==> flow/design.v <==
module eightToOneMUX(out, in1,sl1,sl2,sl3);
output out;
input[0:7] in1;
input sl1,sl2,sl3;
reg out;
always @(sl1 or sl2 or sl3)
begin
case ({sl1,sl2,sl3})
3'b000 : out =in1[0]; 
3'b001 : out =in1[1]; 
3'b010 : out =in1[2];
3'b011 : out =in1[3];
3'b100 : out =in1[4]; 
3'b101 : out =in1[5]; 
3'b110 : out =in1[6];
3'b111 : out =in1[7];
endcase
end
endmodule
module m21( D0, D1, S, Y);
input D0, D1, S;
output reg Y;
always @(*)
begin
if(S) 
Y= D1;
else
Y=D0;
end
endmodule
module mainComparator(in1,in2,CO);
input [0:7]in1;
input [0:7]in2;
output CO;
wire w1,w2,w3,w4,w5,w6,w7,w8,w9,w10,w11,w12w,w13,w14,w15,w16,w17,w18,w19,w20,w21,w22,w23,w24,w25;
or loki(w1,in1[0],~in2[0]);
and odin(w2,in1[1],~in2[1]);
or thor(w3,in1[1],~in2[1]);
m21 M1(w3,w2,w1,w4);
and mimir(w5,in1[2],~in2[2]);
or magni(w6,in1[2],~in2[2]); 
or modi(w7,in1[3],~in2[3]);
and hela(w8,in1[3],~in2[3]);
m21 M2(w7,w8,w5,w9);
m21 M3(w7,w8,w6,w10);
and brok(w11,in1[4],~in2[4]); 
or sindri(w12,in1[4],~in2[4]); 
or bualder(w13,in1[5],~in2[5]);
and surtr(w14,in1[5],~in2[5]);
m21 M4(w13,w14,w11,w15);
m21 M5(w13,w14,w12,w16);
and frigg(w17,in1[6],~in2[6]); 
or  freya(w18,in1[6],~in2[6]); 
or  freyr(w19,in1[7],~in2[7]);
and tyr(w20,in1[7],~in2[7]);
m21 M6(w19,w20,w17,w21);
m21 M7(w19,w20,w18,w22);
m21 M8(w10,w9,w4,w23);
m21 M9(w22,w21,w15,w24);
m21 M10(w22,w21,w16,w25);
m21 M11(w25,w24,w23,CO);
endmodule
module cs(A,B,C,maxz,midz,minz);
input [0:7]A;
input [0:7]B;
input [0:7]C;
wire [0:7]y;
assign y = A|B|C;
output [0:7]maxz,minz,midz;
wire CO1,CO2,CO3;
wire maxy,midy,miny;
mainComparator A_B(A,B,CO1);
mainComparator A_C(A,C,CO2);
mainComparator B_C(B,C,CO3);
eightToOneMUX ty(maxy,y,CO1,CO2,CO3);
eightToOneMUX tz(midy,y,CO1,CO2,CO3);
eightToOneMUX tx(miny,y,CO1,CO2,CO3);
assign maxz = { {8{maxy}}, maxy};
assign minz = { {8{miny}}, miny};
assign midz = { {8{midy}}, midy};
endmodule
module medianFilter(P1,P2,P3,P4,P5,P6,P7,P8,P9,Median);
input [0:7]P1,P2,P3,P4,P5,P6,P7,P8,P9;
output [0:7]Median;
wire [0:7]D1,D2,D3,D4,D5,D6,D7,D8,D9,D10,D11,D12,D13,D14,D15,D16,D17,D18,D19,D20,D21;
cs cs1(P1,P2,P3,D1,D2,D3);
cs cs2(P4,P5,P6,D4,D5,D6);
cs cs3(P7,P8,P9,D7,D8,D9);
cs cs4(D1,D4,D7,D10,D11,D12);
cs cs5(D2,D5,D8,D13,D14,D15);
cs cs6(D3,D6,D9,D16,D17,D18);
cs cs7(D12,D14,D16,D19,Median,D21);
endmodule
module medianFilterPipeline(out,A,B,C,clk1);
output[0:31] out;
input [0:7]A;
input [0:7]B;
input [0:7]C;
reg [0:31] out;
input clk1;
reg [0:23]IF_reg;
reg [0:95]ID_EX_reg;
reg [0:31]M_reg;
always @ (posedge clk1) 
begin
IF_reg[0:7]   <= #8 A [0:7];
IF_reg[8:15]  <= #8 B [0:7];
IF_reg[16:23] <= #8 C [0:7];
end
wire [0:7]D1,D2,D3,D4,D5,D6,D7,D8,D9,D10,D11,D12;
cs cs1(IF_reg[0:7],IF_reg[8:15],IF_reg[16:23],D1,D2,D3);
cs cs2(IF_reg[0:7],IF_reg[8:15],IF_reg[16:23],D4,D5,D6);
cs cs3(IF_reg[0:7],IF_reg[8:15],IF_reg[16:23],D7,D8,D9);
cs cs4(IF_reg[0:7],IF_reg[8:15],IF_reg[16:23],D10,D11,D12);
always @ (posedge clk1)  
begin
ID_EX_reg[0:7]   <= D1;
ID_EX_reg[8:15]  <= D2;
ID_EX_reg[16:23] <= D3;
ID_EX_reg[24:31] <= D4;
ID_EX_reg[32:39] <= D5;
ID_EX_reg[40:47] <= D6;
ID_EX_reg[48:55] <= D7;
ID_EX_reg[56:63] <= D8;
ID_EX_reg[64:71] <= D9;
ID_EX_reg[72:79] <= D10;
ID_EX_reg[80:87] <= D11;
ID_EX_reg[88:95] <= D12;
end
wire [0:7]op1,op2,op3,op4;
medianFilter M1 (ID_EX_reg[0:7],ID_EX_reg[8:15],ID_EX_reg[16:23],ID_EX_reg[24:31],ID_EX_reg[32:39],ID_EX_reg[40:47],ID_EX_reg[24:31],ID_EX_reg[32:39],ID_EX_reg[40:47],op1);
medianFilter M2(ID_EX_reg[48:55],ID_EX_reg[56:63],ID_EX_reg[64:71],ID_EX_reg[72:79],ID_EX_reg[80:87],ID_EX_reg[88:95],ID_EX_reg[72:79],ID_EX_reg[80:87],ID_EX_reg[88:95],op2);
medianFilter M3(ID_EX_reg[0:7],ID_EX_reg[8:15],ID_EX_reg[16:23],ID_EX_reg[0:7],ID_EX_reg[8:15],ID_EX_reg[16:23],ID_EX_reg[24:31],ID_EX_reg[32:39],ID_EX_reg[40:47],op3);
medianFilter M4(ID_EX_reg[48:55],ID_EX_reg[56:63],ID_EX_reg[64:71],ID_EX_reg[48:55],ID_EX_reg[56:63],ID_EX_reg[64:71],ID_EX_reg[72:79],ID_EX_reg[80:87],ID_EX_reg[88:95],op4);
always @ (posedge clk1)
begin 
M_reg[0:7] <= op1;
M_reg[8:15] <= op2;
M_reg[16:23] <= op3;
M_reg[24:31] <= op4;
out[0:7] <= M_reg[0:7];
out[8:15] <= M_reg[7:15];
out[16:23] <= M_reg[16:23];
out[24:31] <= M_reg[24:31];
end
endmodule
module stage1Test; 
reg [0:7]A_t,B_t,C_t;
initial
begin
A_t <= 8'b10010010;
B_t <= 8'b01010100;
C_t <= 8'b11100000;
#1 $display("IF Stage :");
#1 $display ("A = %b ",A_t, "B = %b ",B_t, "C_t = %b ",C_t);
end
endmodule
module stage2Test; 
reg [0:7]A_t,B_t,C_t;
wire [0:7]Dt1,Dt2,Dt3,Dt4,Dt5,Dt6,Dt7,Dt8,Dt9,Dt10,Dt11,Dt12;
initial
begin
A_t <= 8'b10010010;
B_t <= 8'b01010100;
C_t <= 8'b11100000;
end
cs test1(A_t,B_t,C_t,Dt1,Dt2,Dt3);
cs test2(A_t,B_t,C_t,Dt4,Dt5,Dt6);
cs test3(A_t,B_t,C_t,Dt7,Dt8,Dt9);
cs test4(A_t,B_t,C_t,Dt10,Dt11,Dt12);
initial
begin
#5 $display("ID/EX Stage : ");
#1 $display("D1 = %b ", Dt1 , "D2 = %b ", Dt2, "D3 = %b ", Dt3);
#1 $display("D4 = %b ", Dt4 , "D5 = %b ", Dt5, "D6 = %b ", Dt6);
#1 $display("D7 = %b ", Dt7 , "D8 = %b ", Dt8, "D9 = %b ", Dt9);
#1 $display("D10 = %b ", Dt10 , "D11 = %b ", Dt11,"D12 = %b ", Dt12);
end
endmodule
module Stage3Test; 
reg [0:7]Dt1,Dt2,Dt3,Dt4,Dt5,Dt6,Dt7,Dt8,Dt9,Dt10,Dt11,Dt12;
wire [0:7]op1,op2,op3,op4;
initial
begin
Dt1  <= 8'b10101001;
Dt2  <= 8'b00100011;
Dt3  <= 8'b11101110;
Dt4  <= 8'b11101000;
Dt5  <= 8'b00101000;
Dt6  <= 8'b11111111;
Dt7  <= 8'b00000100;
Dt8  <= 8'b00111001;
Dt9  <= 8'b00111000;
Dt10 <= 8'b11100111;
Dt11 <= 8'b10100010;
Dt12 <= 8'b11001111;
end
medianFilter test1(Dt1,Dt2,Dt3,Dt4,Dt5,Dt6,Dt4,Dt5,Dt6,op1);
medianFilter test2(Dt7,Dt8,Dt9,Dt10,Dt11,Dt12,Dt10,Dt11,Dt12,op2);
medianFilter test3(Dt1,Dt2,Dt3,Dt1,Dt2,Dt3,Dt4,Dt5,Dt6,op3);
medianFilter test4(Dt7,Dt8,Dt9,Dt7,Dt8,Dt9,Dt10,Dt11,Dt12,op4);
initial
begin
#15 $display("M Satge : ");
#1 $display("op1 = %b ",op1,"op2 = %b ",op2,"op3 = %b ",op3,"op4 = %b",op4);
end
endmodule
module fullPipelineTest;
wire [0:31]out_t;
reg [0:7]A_t,B_t,C_t;
reg clk=0;
initial
begin
A_t <= 8'b10010010;
B_t <= 8'b01010100;
C_t <= 8'b11100000;
#1 clk = ~clk;
end 
medianFilterPipeline test1(out_t,A_t,B_t,C_t,clk);
initial
begin
#25 $display("Full Pipeline result : ");
#1 $display("A_t = %b ", A_t, "B_t = %b ",B_t,"C_t = %b", C_t);
#1 $display("Out = %b ",out_t);
end
endmodule
==> Reports on medianFilterPipeline <==
Tool output for the design above, in the order of the flow.
Line numbers count from 1 in the design file above.
Operators: Yosys type, input widths -> output width; for muxes data width and select width s.
{ "design": {"top_module": "medianFilterPipeline", "clock_port": "clk1", "library": "sky130hd", "pvt_corner": "tt_025C_1v80"} }

==> Word level <==
Yosys after proc, flatten, opt, wreduce and memory -nomap, before mapping. Enables and synchronous resets that opt folds into registers are not counted as muxes. Memory bits, and registers merged into a memory's read port (data or address), are not among the register bits. Print and check cells are not counted.
{ "bits": {"register_bits": 75, "in_bits": 25, "output_inout_bits": 32, "word_cells": 575} }
{ "op_classes": {"equal": 41, "mux": 184, "n_logic": 337, "reduce_logical": 9} }
{ "op_table": {"columns": ["op", "n"], "rows": [
  ["$or 8x8->8", 26],
  ["$mux 1", 175],
  ["$or 1x1->1", 122],
  ["$and 1x1->1", 107],
  ["$not 1->1", 82],
  ["$eq 3x3->1 const B", 20],
  ["$pmux 1 s8", 5],
  ["$eq 3x2->1 const B", 10],
  ["$logic_not 3->1", 9],
  ["$pmux 1 s4", 4],
  ["$eq 3x1->1 const B", 5],
  ["$eq 2x2->1 const B", 4],
  ["$eq 2x1->1 const B", 2]
]} }

==> Longest topological paths <==
Yosys ltp: most cells in a row. Word level: on the elaborated netlist, between registers, memories and ports. Mapped: between sequential cells and ports; inverters and the memories' decode and read muxes count.
{ "depth": {"word_depth": 16, "ABC_AREA": 0, "mapped_depth": 7} }

==> After synthesis <==
Yosys stat after the flow's synthesis: flattened, memories mapped to cells. It holds for the ABC_AREA given above (unset counts as 0); a run with the other value may have another netlist.
The area totals of this step are shown rounded.
{ "mapped": {"cell_count": 145, "yosys_area_um2": 1390, "seqArea_um2": 541, "ffs": 27, "buffers": 31} }
{ "by_type": {"columns": ["cell_type", "n", "type_area_um2"], "rows": [
  ["sky130_fd_sc_hd__dfxtp_1", 27, 540.518],
  ["sky130_fd_sc_hd__buf_4", 31, 232.723],
  ["sky130_fd_sc_hd__nand2b_1", 9, 56.304],
  ["sky130_fd_sc_hd__nor2b_1", 7, 43.792],
  ["sky130_fd_sc_hd__inv_1", 11, 41.29],
  ["sky130_fd_sc_hd__maj3_2", 3, 33.782],
  ["sky130_fd_sc_hd__nor3_1", 6, 30.029],
  ["sky130_fd_sc_hd__a21o_1", 3, 22.522],
  ["sky130_fd_sc_hd__nand4_4", 1, 21.27],
  ["sky130_fd_sc_hd__o211ai_4", 1, 21.27],
  ["sky130_fd_sc_hd__maj3_1", 2, 20.019],
  ["sky130_fd_sc_hd__o211a_1", 2, 20.019],
  ["sky130_fd_sc_hd__and3_1", 3, 18.768],
  ["sky130_fd_sc_hd__a2111oi_0", 2, 17.517],
  ["sky130_fd_sc_hd__o2111ai_1", 2, 17.517],
  ["sky130_fd_sc_hd__a21oi_1", 3, 15.014],
  ["sky130_fd_sc_hd__mux2_4", 1, 15.014],
  ["sky130_fd_sc_hd__nand2_1", 4, 15.014]
]} }
Other cell types: 23; their cells: 27.
The figures by module come from a second, unflattened synthesis with its own total; it is not the netlist above.
{ "hier_totals": {"hier_cells": 3992, "area_unflattened_um2": 43700} }
Rows give one instance, submodules left out.
{ "by_module": {"columns": ["module", "instances", "n_cells", "area_um2", "mod_seq_area_um2"], "rows": [
  ["m21", 1056, 1, 15.0, 0.0],
  ["mainComparator", 96, 15, 111, 0.0],
  ["cs", 32, 32, 230, 0.0],
  ["eightToOneMUX", 96, 3, 63.8, 0.0],
  ["medianFilterPipeline", 1, 184, 3680, 3680],
  ["medianFilter", 4, 0, 0.0, 0.0]
]} }

==> Worst setup path after synthesis <==
Path of least setup slack by OpenSTA after synthesis, without wires, with an ideal clock, recovery checks aside; 20% of the period is set as input and as output delay. Where synthesis merged equal registers, the netlist keeps one of their names.
{ "synth_timing": {"kind": "register to register", "from": "reg IF_reg[0]", "to": "reg ID_EX_reg[95]", "tclk_ns": 2.16, "setup_ns": 0.124, "arrival_ns": 1.641, "setup_slack_ns": 0.394, "path_delay_ns": 1.765, "stages": 8, "n_path_buf": 0, "synth_period_reached_ns": 1.766} }
"path_delay_ns" = arrival - input delay + setup time.
"stages" counts driving pins, that of a launching flip-flop among them; a cell with two outputs on the path counts twice.
"synth_period_reached_ns" is the clock period less the worst setup slack; recovery checks do not enter. This is arithmetic on one report: input and output delays are still those of the set period (20% each).
The rows between start and end are the longest chain of elaborated cells between them; the timing report does not say that the signal goes this way. Where chains are equally long, one stands for them.
Each line given opens the expression or statement behind the cell; cells for indexed reads and writes are added by Yosys, which also makes memories of some case tables.
{ "synth_via": {"cell_sequence": "sky130_fd_sc_hd__dfxtp_1 sky130_fd_sc_hd__nand2b_1 sky130_fd_sc_hd__maj3_2 sky130_fd_sc_hd__o211ai_4 sky130_fd_sc_hd__nand4_4 sky130_fd_sc_hd__a2111o_1 sky130_fd_sc_hd__a211oi_1 sky130_fd_sc_hd__nor4_1", "elab_chain_len": 6, "cone_cells": 19, "cone_lines": 4, "cone_classes": "eq/ne (7); mux (7); logic (4); reduce/logical (1)"} }
{ "synth_lines": {"columns": ["item", "line", "rtl"], "rows": [
  ["from (decl)", 101, "reg [0:23]IF_reg;"],
  ["from (assign)", 106, "IF_reg[0:7]   <= #8 A [0:7];"],
  ["$or 1x1->1", 36, "or loki(w1,in1[0],~in2[0]);"],
  ["$mux 1 x3", 25, "if(S)"],
  ["$eq 3x3->1", 8, "case ({sl1,sl2,sl3})"],
  ["$pmux 1 s8", 8, null],
  ["to (assign)", 128, "ID_EX_reg[88:95] <= D12;"],
  ["to (decl)", 102, "reg [0:95]ID_EX_reg;"]
]} }

==> Timing after layout <==
Path of least setup slack in the final report of stored run 1 (OpenROAD, finished layout, wires in). Where an end is a register, its clock arrival counts in the times.
{ "layout_timing": {"kind": "register to register", "from": "reg IF_reg[0]", "to": "reg ID_EX_reg[95]", "tclk_ns": 1.59, "setup_ns": 0.11, "arrival_ns": 2.17, "setup_slack_ns": -0.41, "stages": 9, "n_path_buf": 1} }
The rows between start and end are the longest chain of elaborated cells between them; the timing report does not say that the signal goes this way. Where chains are equally long, one stands for them.
{ "layout_via": {"cell_sequence": "sky130_fd_sc_hd__dfxtp_1 sky130_fd_sc_hd__buf_4 sky130_fd_sc_hd__nand2b_1 sky130_fd_sc_hd__maj3_2 sky130_fd_sc_hd__o211ai_4 sky130_fd_sc_hd__nand4_4 sky130_fd_sc_hd__a2111o_1 sky130_fd_sc_hd__a211oi_2 sky130_fd_sc_hd__nor4_1", "elab_chain_len": 6, "cone_cells": 19, "cone_lines": 4, "cone_classes": "eq/ne (7); mux (7); logic (4); reduce/logical (1)"} }
{ "layout_lines": {"columns": ["item", "line", "rtl"], "rows": [
  ["from (decl)", 101, "reg [0:23]IF_reg;"],
  ["from (assign)", 106, "IF_reg[0:7]   <= #8 A [0:7];"],
  ["$or 1x1->1", 36, "or loki(w1,in1[0],~in2[0]);"],
  ["$mux 1 x3", 25, "if(S)"],
  ["$eq 3x3->1", 8, "case ({sl1,sl2,sl3})"],
  ["$pmux 1 s8", 8, null],
  ["to (assign)", 128, "ID_EX_reg[88:95] <= D12;"],
  ["to (decl)", 102, "reg [0:95]ID_EX_reg;"]
]} }

2 stored runs of medianFilterPipeline in the flow (synthesis by Yosys, layout by OpenROAD, sky130hd cells), in arbitrary order. Constraints: input delay and output delay 20% of the set period each, output load 0.01 pF.
"achieved_period_ns" is the run's clock period less its worst setup slack. It is reckoned from that one timing run; input and output delays stay at 20% of the period that was set.
By "critical_path_time_ns" is meant the share of the clock period that the worst setup path is allowed (20% is reserved at inputs, 20% at outputs), minus its slack. Clock arrival times at its registers enter into it.
"power_total_w": no workload was simulated; the value follows from the tool's default switching activity.
The measured numbers are rounded.
[
  {
    "run": "stored run 1",
    "settings": { "period_ns": 1.59, "CORE_UTILIZATION": 17, "PLACE_DENSITY_LB_ADDON": 0.27, "HOLD_SLACK_MARGIN": 0.18, "CORE_MARGIN": 6, "CELL_PAD_IN_SITES_GLOBAL_PLACEMENT": 1, "GPL_ROUTABILITY_DRIVEN": 1, "CTS_CLUSTER_DIAMETER": 150, "MIN_ROUTING_LAYER": "met2", "MAX_ROUTING_LAYER": "met4", "CAP_MARGIN": 20, "SLEW_MARGIN": 20 },
    "results": { "fin_hold_ws_ns": 0.341, "power_total_w": 0.00179, "critical_path_time_ns": 2.00, "path_kind": "register to register", "synthArea_um2": 1390, "die_footprint_um2": 10500, "achieved_period_ns": 2.001, "stdcell_area_um2": 2130, "utilization_pct": 27.3, "ws_setup_ns": -0.411, "final_setup_tns_ns": -0.411 }
  },
  {
    "run": "stored run 2",
    "settings": { "period_ns": 1.57, "CORE_UTILIZATION": 35, "SETUP_SLACK_MARGIN": 0.19, "PLACE_DENSITY_LB_ADDON": 0.12, "CORE_ASPECT_RATIO": 1.78, "CELL_PAD_IN_SITES_DETAIL_PLACEMENT": 0, "GPL_TIMING_DRIVEN": 1, "GPL_ROUTABILITY_DRIVEN": 1, "MIN_ROUTING_LAYER": "met2", "MAX_ROUTING_LAYER": "met4", "CAP_MARGIN": 20, "CORE_MARGIN": 2, "SLEW_MARGIN": 20 },
    "results": { "fin_hold_ws_ns": 0.333, "power_total_w": 0.00177, "critical_path_time_ns": 1.94, "path_kind": "register to register", "synthArea_um2": 1390, "die_footprint_um2": 4520, "achieved_period_ns": 1.936, "stdcell_area_um2": 1940, "utilization_pct": 50.6, "ws_setup_ns": -0.366, "final_setup_tns_ns": -0.366 }
  }
]
